==> flow/design.v <==
`timescale 1ns / 1ps
module RAM_X_18(
	CLK,
	WE,
	switch,
	readAddr,
	writeAddr,
	readData,
	writeData
);
parameter addr_size = 6;
input 								CLK;
input 		[addr_size-1:0] 	readAddr;
input 		[addr_size-1:0] 	writeAddr;
input									WE;		 
input									switch;	 
output reg	[16:0] 				readData;
input			[16:0] 				writeData;
reg			[16:0]				RAM0 [0:2**addr_size-1];
reg			[16:0]				RAM1 [0:2**addr_size-1];
initial
begin
	readData <= 0;
end
always @(posedge CLK)
begin
	if (!switch)	
	begin
		if(WE)
			RAM0[writeAddr] <= writeData;
		readData <= RAM1[readAddr];
	end
	else
	begin
		if (WE)
			RAM1[writeAddr] <= writeData;
		readData <= RAM0[readAddr];
	end
end
endmodule
## Reports on RAM_X_18

What the tools print for RAM_X_18, step after step.
Line numbers count from 1 in the design file above.
Operators carry their Yosys type and port widths (W data, S select, Z words).
Library cell names are shortened.
The mark n/a stands for no value.

| set-up | value |
|---|---|
| top module | RAM_X_18 |
| clock port | CLK |
| standard-cell library | sky130hd |
| corner | tt_025C_1v80 |

## Word level

Counts by Yosys on the flattened word-level netlist (proc, flatten, opt, wreduce; memories kept). Register bits leave out memories and registers merged into their read ports (data or address); mux counts leave out enables and synchronous resets folded into registers. Print and check cells are left out. Cells with the same type and inputs are merged into one.
Yosys's memory passes give these memory sizes; they may raise the number of words (mostly to a power of two), join words into wider ones and drop unused or constant bits.

| operators by class | value |
|---|---|
| div/mod/pow operators | 0 |
| add/subtract/negate cells | 0 |
| multiplexer cells | 10 |
| shift-type cells | 0 |
| bitwise operators | 0 |
| reduce/logical cells | 0 |
| order comparisons | 0 |
| equality and inequality tests | 0 |
| $mul | 0 |

Operator list:

| operator | number |
|---|---|
| $mux W17 | 4 |
| $mux W6 | 3 |
| $mux W1 | 3 |

| storage and ports | value |
|---|---|
| bits in read-only memories | 0 |
| word width x clocked read ports | 0 |
| word-level cells | 13 |
| bits of input ports | 32 |
| memories | 2 |
| register bits | 17 |
| memory bits (writable) | 2176 |
| bits in latches | 0 |

Memory list:

| name | words | width | rd ports | wr ports | RTL line | text |
|---|---|---|---|---|---|---|
| RAM0 | 64 | 17 | 1 | 1 | 19 | `reg [16:0] RAM0 [0:2**addr_size-1];` |
| RAM1 | 64 | 17 | 1 | 1 | 20 | `reg [16:0] RAM1 [0:2**addr_size-1];` |

## Longest topological paths

Depth = most cells in a row (Yosys ltp): at word level without a register or memory, in the mapped netlist without a sequential cell, where the memories' decode and read muxes count.

| depth | value |
|---|---|
| depth in word-level cells | 2 |
| ABC_AREA | 0 |
| depth in mapped cells | 8 |
| gate-level depth less buffers | 4 |

## Synthesis result

Yosys stat after the flow's synthesis: flattened, memories mapped to cells. It holds for the ABC_AREA given above (unset counts as 0); a run with the other value may have another netlist.

| synthesis totals | value |
|---|---|
| sequential area | 65683.0 um2 |
| mapped area | 83421.3 um2 |
| flip-flop cells | 2193 |
| buffer cells | 176 |
| mapped cells | 3276 |

Cells by type:

| cell type | number | area in all (um2) |
|---|---|---|
| edfxtp_1 | 2176 | 6.53E+04 |
| mux4_2 | 714 | 1.61E+04 |
| nor2_1 | 131 | 491.722 |
| clkbuf_1 | 111 | 416.65 |
| dfxtp_1 | 17 | 340.326 |
| buf_2 | 51 | 255.245 |
| mux2_2 | 17 | 191.434 |
| nand2_1 | 14 | 52.55 |
| nand3b_1 | 6 | 45.043 |
| buf_1 | 11 | 41.29 |
| inv_1 | 11 | 41.29 |
| buf_6 | 3 | 33.782 |
| or3b_2 | 3 | 26.275 |
| nand3_1 | 5 | 25.024 |
| or3_1 | 2 | 12.512 |
| and2_1 | 1 | 6.256 |
| nand2b_1 | 1 | 6.256 |
| nand4_1 | 1 | 6.256 |
| nor2b_1 | 1 | 6.256 |

## Timing after synthesis

OpenSTA on the mapped netlist: ideal clock, no wires. The path of least setup slack (recovery checks aside). Input and output delay are each 20% of the period. Register names are those of the netlist, which keeps one name where synthesis merged equal registers.

| timing path post-synthesis | value |
|---|---|
| kind | input port to flip-flop |
| start point | input readAddr[0] |
| end point | register readData[2] |
| stages on the path | 7 |
| path buffers | 3 |
| path delay | 2688 ps |
| period | 3410 ps |
| time at the first pin | 682 ps |
| setup slack | 40 ps |
| data arrival time | 3249 ps |
| synthesis period reached | 3370 ps |

"path delay" = arrival - input delay + setup time.
"stages on the path": output pins that drive a net of the path, with the launching flip-flop's if there is one; two outputs of one cell count as two.
"synthesis period reached" = period - worst setup slack (recovery checks aside). The figure is calculated, with input and output delays left at 20% of the set period.
Between the ends stands the longest chain of elaborated cells between them, by number of cells; it is not shown to be the way that was timed. Of several equally long chains one is given.
Each line given opens the expression or statement behind the cell; cells for indexed reads and writes are added by Yosys, which also makes memories of some case tables.
A memory read counts as a cell of the chain, while the word-level depth stops at memories.

| between the ends, post-synthesis | value |
|---|---|
| cell sequence | clkbuf_1 -> buf_2 -> buf_1 -> mux4_2 -> mux4_2 -> mux4_2 -> mux2_2 |
| cells in the longest elaborated chain | 2 |
| elaborated cells between the ends (all ways) | 3 |
| classes of those cells | mux (1); memory (2) |

RTL lines, path post-synthesis:

| element | RTL line | text |
|---|---|---|
| start: declaration | 13 | `input [addr_size-1:0] readAddr;` |
| $mem_v2 Z64 W17 | 20 | `reg [16:0] RAM1 [0:2**addr_size-1];` |
| $mux W17 | 27 | `if (!switch)` |
| end: assignment | 31 | `readData <= RAM1[readAddr];` |
| end: assignment | 37 | `readData <= RAM0[readAddr];` |
| end: declaration | 17 | `output reg [16:0] readData;` |

## Path in the finished layout

Path of least setup slack in the final report of run A (OpenROAD, finished layout, wires in). Where an end is a register, its clock arrival counts in the times.
The path's times are printed in steps of 10 ps; the period is the one set.

| timing path post-layout | value |
|---|---|
| kind | input port to flip-flop |
| start point | input readAddr[4] |
| end point | register readData[2] |
| path buffers | 3 |
| setup slack | -80 ps |
| stages on the path | 6 |
| period | 3050 ps |
| data arrival time | 3990 ps |
| time at the first pin | 610 ps |

Between the ends stands the longest chain of elaborated cells between them, by number of cells; it is not shown to be the way that was timed. Of several equally long chains one is given.
A memory read counts as a cell of the chain, while the word-level depth stops at memories.

| between the ends, post-layout | value |
|---|---|
| cell sequence | clkbuf_2 -> clkbuf_2 -> clkbuf_2 -> mux4_2 -> mux4_2 -> mux2_2 |
| cells in the longest elaborated chain | 2 |
| elaborated cells between the ends (all ways) | 3 |
| classes of those cells | mux (1); memory (2) |

RTL lines, path post-layout:

| element | RTL line | text |
|---|---|---|
| start: declaration | 13 | `input [addr_size-1:0] readAddr;` |
| $mem_v2 Z64 W17 | 20 | `reg [16:0] RAM1 [0:2**addr_size-1];` |
| $mux W17 | 27 | `if (!switch)` |
| end: assignment | 31 | `readData <= RAM1[readAddr];` |
| end: assignment | 37 | `readData <= RAM0[readAddr];` |
| end: declaration | 17 | `output reg [16:0] readData;` |

Ticket comment

2 stored runs of RAM_X_18 in the flow (synthesis by Yosys, layout by OpenROAD, sky130hd cells), in arbitrary order. Constraints: input delay and output delay 20% of the set period each, output load 0.01 pF.
By "time on the worst setup path" is meant the share of the clock period that the worst setup path is allowed (20% is reserved at inputs, 20% at outputs), minus its slack. Clock arrival times at its registers enter into it.
"power consumption" is the tool's figure for a default switching activity; nothing was simulated.
"time on the worst setup path" is known to 10 ps.
Among the settings, -- means not set for that run.

| item | run A | run B |
|---|---|---|
| period_ns | 3.05 | 6.38 |
| CORE_UTILIZATION | 27 | 15 |
| SETUP_SLACK_MARGIN | -0.08 | -- |
| PLACE_DENSITY_LB_ADDON | 0.09 | -- |
| CELL_PAD_IN_SITES_GLOBAL_PLACEMENT | 1 | -- |
| GPL_TIMING_DRIVEN | 0 | -- |
| CTS_CLUSTER_SIZE | 45 | 24 |
| CTS_CLUSTER_DIAMETER | 33 | 96 |
| CAP_MARGIN | 30 | 25 |
| SLEW_MARGIN | 15 | 20 |
| MIN_ROUTING_LAYER | met1 | -- |
| CORE_MARGIN | 2 | 3 |
| GPL_ROUTABILITY_DRIVEN | -- | 1 |
| MAX_ROUTING_LAYER | -- | met4 |
| power consumption (mW) | 92.222 | 24.888 |
| time on the worst setup path (ps) | 2520 | 2840 |
| worst path kind | input port to flip-flop | input port to flip-flop |
| utilization of the finished layout | 0.357 | 0.175 |
| synthesis area (um2) | 83421.3 | 83421.3 |
| die area (um2) | 313432.0 | 565128.0 |
| lowest setup slack (ps) | -83 | 2260 |
| setup total negative slack (ps) | -519 | 0 |
