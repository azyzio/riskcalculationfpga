==> flow/design.v <==
`timescale 1ns / 1ps
module ROM_3_13(
	CLK,
	iAddr,
	oData
);
input 					CLK;
input 		[2:0] 	iAddr;
output reg	[16:0] 	oData;
reg			[16:0]	ROM [0:8];
initial
begin
	oData = 0;
	ROM[3'b101] = 17'b00000001100110000;
	ROM[3'b110] = 17'b00000100010101001;
	ROM[3'b111] = 17'b00001011110001011;
	ROM[3'b000] = 17'b00100000000000000;
	ROM[3'b001] = 17'b01010110111111000;
	ROM[3'b010] = 17'b11101100011100110;
end
always @(posedge CLK)
begin
	oData = ROM[iAddr];
end
endmodule
**Reports on ROM_3_13**

What the tools print for ROM_3_13, step after step.
Lines are those of the file above, counted from 1.
Library cell names are shortened.
Not given: -

- Top: ROM_3_13
- Clock input: CLK
- Cell library: sky130hd
- Timing corner: tt_025C_1v80

**Elaborated design**

Counts by Yosys on the flattened word-level netlist (proc, flatten, opt, wreduce; memories kept). Register bits leave out memories and registers merged into their read ports (data or address); mux counts leave out enables and synchronous resets folded into registers. Print and check cells are left out. Cells with the same type and inputs are merged into one.
Yosys's memory passes give these memory sizes; they may raise the number of words (mostly to a power of two), join words into wider ones and drop unused or constant bits.

- Word width x clocked read ports: 17
- Output and inout port bits: 17
- Memory cells: 1
- Cells after elaboration: 1
- Memory bits (writable): 0
- Input port bits: 4
- Latch bits: 0
- ROM bits: 153
- Bits in registers: 0

Memories:

| name | depth | width | read ports | write ports | RTL line | RTL |
|---|---|---|---|---|---|---|
| ROM | 9 | 17 | 1 | 0 | 10 | `reg [16:0] ROM [0:8];` |

- Reduce/logical cells: 0
- Bitwise operators: 0
- $add $sub $neg: 0
- Multiplexer cells: 0
- Magnitude comparators: 0
- Div/mod/pow operators: 0
- $mul: 0
- Shift operators: 0
- Eq/ne operators: 0

**Longest topological paths**

Depth = most cells in a row (Yosys ltp): at word level without a register or memory, in the mapped netlist without a sequential cell, where the memories' decode and read muxes count.

- Word-level depth: 0
- ABC_AREA: 0
- Mapped depth: 3
- Mapped depth without buffers: 2

**Netlist**

The flow's flattened synthesis, as Yosys stat reports it; memories are mapped. The netlist is that of the ABC_AREA named above (0 if unset); the other value can give another one.
Totals and module areas in this step are rounded.

- Cells in the netlist: 42
- Flip-flop cells: 14
- Cell area after synthesis: 450.4 sq um
- Buffer cells: 6

Cell types:

| type | count |
|---|---|
| dfxtp_1 | 14 |
| buf_4 | 5 |
| nor2_1 | 6 |
| o21a_1 | 2 |
| nor3b_2 | 1 |
| buf_6 | 1 |
| a21oi_1 | 2 |
| a21boi_0 | 1 |
| a21o_1 | 1 |
| and2_1 | 1 |
| and3_1 | 1 |
| nor2b_1 | 1 |
| or2_1 | 1 |
| nor3_1 | 1 |
| o21ai_1 | 1 |
| inv_1 | 1 |
| inv_2 | 1 |
| nand2_1 | 1 |

**Timing after synthesis**

Source: OpenSTA report_checks on the synthesized netlist (no wires, ideal clock, input and output delay 20% of the period each), path of least setup slack; recovery checks are left aside. Register names are those of the netlist, which keeps one name where synthesis merged equal registers.

- Path type: input-to-reg
- Start point: input port iAddr[0]
- End point: register oData[3]
- Stages on the path: 3
- Input delay: 0.174 ns
- Data required time: 0.751 ns
- Arrival: 0.615 ns
- Clock period: 0.871 ns
- Time at the first pin: 0.174 ns
- Delay of the path: 0.561 ns
- Library setup time: 0.120 ns
- Setup slack: 0.136 ns
- Period reached after synthesis: 0.735 ns

"delay of the path" is the arrival time less input delay plus setup time.
"stages on the path" counts driving pins, that of a launching flip-flop among them; a cell with two outputs on the path counts twice.
"period reached after synthesis" is the clock period less the worst setup slack; recovery checks do not enter. This is arithmetic on one report: input and output delays are still those of the set period (20% each).

- Path through: buf_6 nor3b_2 or2_1

RTL lines, path post-synthesis:

| element | RTL line | RTL |
|---|---|---|
| from (decl) | 8 | `input [2:0] iAddr;` |
| to (decl) | 9 | `output reg [16:0] oData;` |

No chain of elaborated cells between the ends is given.

**Worst path after layout**

Path of least setup slack in the final report of run B (OpenROAD, finished layout, wires in). Where an end is a register, its clock arrival counts in the times.

- Path type: reg-to-output
- Start point: register oData[15]
- End point: output port oData[15]
- Output delay: 0.16 ns
- Setup slack: -0.08 ns
- Arrival: 0.71 ns
- Data required time: 0.63 ns
- Time at the first pin: 0.27 ns
- Clock period: 0.791 ns
- Stages on the path: 2

- Path through: dfxtp_2 buf_6
- Cells in the longest elaborated chain: 0

RTL lines, path post-layout:

| element | RTL line | RTL |
|---|---|---|
| from (decl) | 9 | `output reg [16:0] oData;` |
| to (decl) | 9 |  |

2 stored runs of ROM_3_13 in the flow (synthesis by Yosys, layout by OpenROAD, sky130hd cells), in arbitrary order. Constraints: input delay and output delay 20% of the set period each, output load 0.01 pF.
"achieved clock period" = clock period - worst setup slack. The figure is calculated, with input and output delays left at 20% of the set period.
"worst path time" is the time allowed to the run's worst setup path (the clock period less input and output delay, where it has them) less its slack. Clock arrival times count: a late capture clock shortens it, a late launch clock lengthens it.
"total power after layout": no workload was simulated; the value follows from the tool's default switching activity.
Values from the reports are rounded here.

### Run A

Settings: `period_ns=0.614`, `CORE_UTILIZATION=46`, `SETUP_SLACK_MARGIN=-0.0`, `PLACE_DENSITY_LB_ADDON=0.22`, `CELL_PAD_IN_SITES_GLOBAL_PLACEMENT=2`, `TNS_END_PERCENT=65`, `ABC_AREA=1`, `GPL_ROUTABILITY_DRIVEN=0`, `CTS_CLUSTER_SIZE=48`, `CTS_CLUSTER_DIAMETER=208`, `MIN_ROUTING_LAYER=met1`, `MAX_ROUTING_LAYER=met5`, `CAP_MARGIN=20`, `CORE_MARGIN=2`, `SLEW_MARGIN=20`

Incomplete, floorplanning halted on PDN-0185.

### Run B

Settings: `period_ns=0.791`, `CORE_UTILIZATION=16`, `PLACE_DENSITY_LB_ADDON=0.07`, `CELL_PAD_IN_SITES_GLOBAL_PLACEMENT=0`, `CELL_PAD_IN_SITES_DETAIL_PLACEMENT=2`, `ABC_AREA=0`, `CAP_MARGIN=20`, `CORE_MARGIN=2`, `SLEW_MARGIN=20`

- Synthesis area: 450.4 sq um
- Die outline area: 3256 sq um
- Standard-cell area after layout: 678.1 sq um
- Utilization after layout: 0.25
- Worst slack on setup checks: -0.081 ns
- Post-route setup TNS: -1.133 ns
- Final worst hold slack: 0.343 ns
- Total power after layout: 1359 uW
- Achieved clock period: 0.872 ns
- Worst path time: 0.71 ns
- Critical path type: reg-to-output
